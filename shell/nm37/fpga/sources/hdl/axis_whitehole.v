==> flow/design.v <==
`timescale 10 ns / 1 ns
module axis_whitehole #(
    parameter       DATA_WIDTH          = 32
)(
    input                       aclk,
    input                       aresetn,
    output                      m_axis_tvalid,
    input                       m_axis_tready,
    output [DATA_WIDTH-1:0]     m_axis_tdata,
    output [DATA_WIDTH/8-1:0]   m_axis_tkeep,
    output                      m_axis_tlast
);
    reg [7:0] cnt;
    always @(posedge aclk) begin
        if (!aresetn)
            cnt <= 0;
        else if (m_axis_tvalid && m_axis_tready)
            cnt <= cnt + 1;
    end
    genvar i;
    for (i=0; i<DATA_WIDTH/8; i=i+1) begin
        assign m_axis_tdata[i*8+:8] = cnt;
    end
    assign m_axis_tvalid = 1'b1;
    assign m_axis_tkeep = {DATA_WIDTH/8{1'b1}};
    assign m_axis_tlast = 1'b0;
endmodule
Reports on axis_whitehole
Tool output for the design above, in the order of the flow.
Lines are those of the file above, counted from 1.
Operators carry their Yosys type and port widths (W data, S select, Z words).
Library cell names are shortened.
The mark n/a stands for no value.
Inputs
  design top: axis_whitehole
  clock port: aclk
  standard-cell library: sky130hd
  library corner: tt_025C_1v80

Word level
Counts by Yosys on the flattened word-level netlist (proc, flatten, opt, wreduce; memories kept). Register bits leave out memories and registers merged into their read ports (data or address); mux counts leave out enables and synchronous resets folded into registers. Print and check cells are left out. Cells with the same type and inputs are merged into one.
Bit counts
  output and inout bits: 38
  bits in registers: 8
  bits of input ports: 3
  elaborated cells: 2
Operators by class
  add/sub/neg operators: 1
Operators with widths (count)
  $add A8 B1 Y8 const B: 1

Longest topological paths
Longest topological path by Yosys (ltp), each cell counted once; first at word level (registers and memories cut), then after technology mapping (sequential cells cut; the memories' decode and read muxes count).
Logic depth
  depth after elaboration: 1
  ABC_AREA: 0
  gate-level depth with buffers: 4
  depth with buffers taken out: 4

Synthesis result
Yosys stat after the flow's synthesis: flattened, memories mapped to cells. It holds for the ABC_AREA given above (unset counts as 0); a run with the other value may have another netlist.
Cells by type
  buf_4: count 31, area in all 232.723 µm²
  dfxtp_1: count 8, area in all 160.154 µm²
  xnor2_1: count 3, area in all 26.275 µm²
  and2_1: count 4, area in all 25.024 µm²
  mux2i_1: count 2, area in all 20.019 µm²
  a21boi_1: count 2, area in all 15.014 µm²
  ha_1: count 1, area in all 12.512 µm²
  nand4_2: count 1, area in all 12.512 µm²
  or3_1: count 2, area in all 12.512 µm²
  nand2_1: count 3, area in all 11.261 µm²
  nand3_1: count 2, area in all 10.01 µm²
  o21ai_0: count 2, area in all 10.01 µm²
  xor2_1: count 1, area in all 8.758 µm²
  conb_1: count 2, area in all 7.507 µm²
  nand2b_1: count 1, area in all 6.256 µm²
  nand4_1: count 1, area in all 6.256 µm²
  nor2b_1: count 1, area in all 6.256 µm²
  nor3_1: count 1, area in all 5.005 µm²
  inv_1: count 1, area in all 3.754 µm²
Mapped netlist
  buffer cells: 31
  sequential part of the area: 160.2 µm²
  chip area (Yosys): 591.8 µm²
  mapped flip-flops: 8
  cells in the netlist: 69

Timing after synthesis
OpenSTA on the mapped netlist: ideal clock, no wires. The path of least setup slack (recovery checks aside). Input and output delay are each 20% of the period. Register names are those of the netlist, which keeps one name where synthesis merged equal registers.
Path post-synthesis
  kind: register to register
  from: reg cnt[0]
  to: reg cnt[6]
  data required time: 1.140 ns
  clock period: 1.21 ns
  arrival: 1.243 ns
  launch time at the first pin: 0.000 ns
  path buffers: 0
  setup time: 0.070 ns
  slack: -0.103 ns
  path delay: 1.313 ns
  driving pins on the path: 5
  synthesis period reached: 1.313 ns
"path delay" = arrival - input delay + setup time.
"driving pins on the path": output pins that drive a net of the path, with the launching flip-flop's if there is one; two outputs of one cell count as two.
"synthesis period reached" is the clock period less the worst setup slack; recovery checks do not enter. This is arithmetic on one report: input and output delays are still those of the set period (20% each).
The rows between start and end are the longest chain of elaborated cells between them; the timing report does not say that the signal goes this way. Where chains are equally long, one stands for them.
Each line given opens the expression or statement behind the cell; cells for indexed reads and writes are added by Yosys, which also makes memories of some case tables.
Between the ends, post-synthesis
  cells stage by stage: dfxtp_1 > ha_1 > nand3_1 > or3_1 > a21boi_1
  length of the longest elaborated chain: 1
  elaborated cells on any way between the ends: 1
  RTL lines with such cells: 1
  those cells by class: 1 x add/sub
Ends and longest elaborated chain, post-synthesis
  start, declared: RTL line 13  | reg [7:0] cnt;
  start, assigned: RTL line 16  | cnt <= 0;
  start, assigned: RTL line 18  | cnt <= cnt + 1;
  $add A8 B1 Y8: RTL line 18
  end, assigned: RTL line 16
  end, assigned: RTL line 18
  end, declared: RTL line 13

Path in the finished layout
Path of least setup slack in the final report of flow run 1 (OpenROAD, finished layout, wires in). Where an end is a register, its clock arrival counts in the times.
Path after layout
  kind: register to output
  from: reg cnt[1]
  to: out m_axis_tdata[25]
  clock period: 1.08 ns
  data required time: 0.86 ns
  slack: -0.12 ns
  driving pins on the path: 4
  arrival: 0.99 ns
  output delay: 0.22 ns
  launch time at the first pin: 0.26 ns
  path buffers: 3
Between the ends, after layout
  cells stage by stage: dfxtp_4 > buf_4 > buf_4 > buf_6
  length of the longest elaborated chain: 0
  elaborated cells on any way between the ends: 0
  RTL lines with such cells: 0
Ends and longest elaborated chain, after layout
  start, declared: RTL line 13  | reg [7:0] cnt;
  start, assigned: RTL line 16  | cnt <= 0;
  start, assigned: RTL line 18  | cnt <= cnt + 1;
  end, declared: RTL line 9  | output [DATA_WIDTH-1:0]     m_axis_tdata,

==> runs of axis_whitehole <==
Measured data: module axis_whitehole, platform sky130hd, 2 stored runs of the flow under differing settings, order arbitrary. Input and output delays are each 20% of the period that was set; the output load is 0.01 pF.
"achieved clock period": clock period set for the run, less the worst setup slack. It is reckoned from that one timing run; input and output delays stay at 20% of the period that was set.
"worst setup path time" means the part of the period allowed to the worst setup path (the constraints hold back 20% at inputs and 20% at outputs) less its slack; where the path has registers, the arrival times of their clocks count too.
"power" is the tool's figure for a default switching activity; nothing was simulated.

Flow run 1
==> flow/run.sh <==
#!/bin/bash
# the make line also repeats the synthesis and layout settings of config.mk as NAME=value (left out here)
make -C /OpenROAD-flow-scripts/flow DESIGN_CONFIG=/design/flow/config.mk WORK_HOME=/design/flow/orfs CLKGATE_MAP_FILE= finish
==> flow/config.mk <==
export PLATFORM = sky130hd
export DESIGN_NAME = axis_whitehole
export DESIGN_NICKNAME = axis_whitehole
export VERILOG_FILES = /design/flow/design.v
export SDC_FILE = /design/flow/constraint.sdc
export NUM_CORES = 4
export LEC_CHECK = 0
export CAP_MARGIN = 20
export CORE_ASPECT_RATIO = 1.25
export CORE_MARGIN = 2
export CORE_UTILIZATION = 23
export GPL_ROUTABILITY_DRIVEN = 1
export GPL_TIMING_DRIVEN = 0
export MAX_ROUTING_LAYER = met5
export SETUP_SLACK_MARGIN = 0.23
export SLEW_MARGIN = 25
==> flow/constraint.sdc <==
create_clock -name core_clock -period 1.08 [get_ports {aclk}]
set_input_delay 0.2160 -clock core_clock [delete_from_list [all_inputs] [get_ports {aclk}]]
set_output_delay 0.2160 -clock core_clock [all_outputs]
set_load 0.01 [all_outputs]

==> results of flow run 1 <==
chip area after synthesis (Yosys): 591.8 µm²
die area: 2,997.5 µm²
standard-cell area of the final layout: 1,398.8 µm²
utilization: 57.6%
worst setup slack after layout: -0.121 ns
total negative slack: -1.600 ns
worst hold slack: 0.290 ns
power: 0.8032 mW
achieved clock period: 1.201 ns
worst setup path time: 0.99 ns
worst setup path kind: register to output

Flow run 2
==> flow/run.sh <==
#!/bin/bash
# the make line also repeats the synthesis and layout settings of config.mk as NAME=value (left out here)
make -C /OpenROAD-flow-scripts/flow DESIGN_CONFIG=/design/flow/config.mk WORK_HOME=/design/flow/orfs CLKGATE_MAP_FILE= finish
==> flow/config.mk <==
export PLATFORM = sky130hd
export DESIGN_NAME = axis_whitehole
export DESIGN_NICKNAME = axis_whitehole
export VERILOG_FILES = /design/flow/design.v
export SDC_FILE = /design/flow/constraint.sdc
export NUM_CORES = 4
export LEC_CHECK = 0
export CAP_MARGIN = 20
export CORE_ASPECT_RATIO = 1.86
export CORE_MARGIN = 2
export CORE_UTILIZATION = 58
export CTS_CLUSTER_SIZE = 19
export GPL_ROUTABILITY_DRIVEN = 0
export PLACE_DENSITY_LB_ADDON = 0.16
export SLEW_MARGIN = 20
==> flow/constraint.sdc <==
create_clock -name core_clock -period 1.94 [get_ports {aclk}]
set_input_delay 0.3880 -clock core_clock [delete_from_list [all_inputs] [get_ports {aclk}]]
set_output_delay 0.3880 -clock core_clock [all_outputs]
set_load 0.01 [all_outputs]

==> results of flow run 2 <==
did not finish, floorplanning stopped with PDN-0185
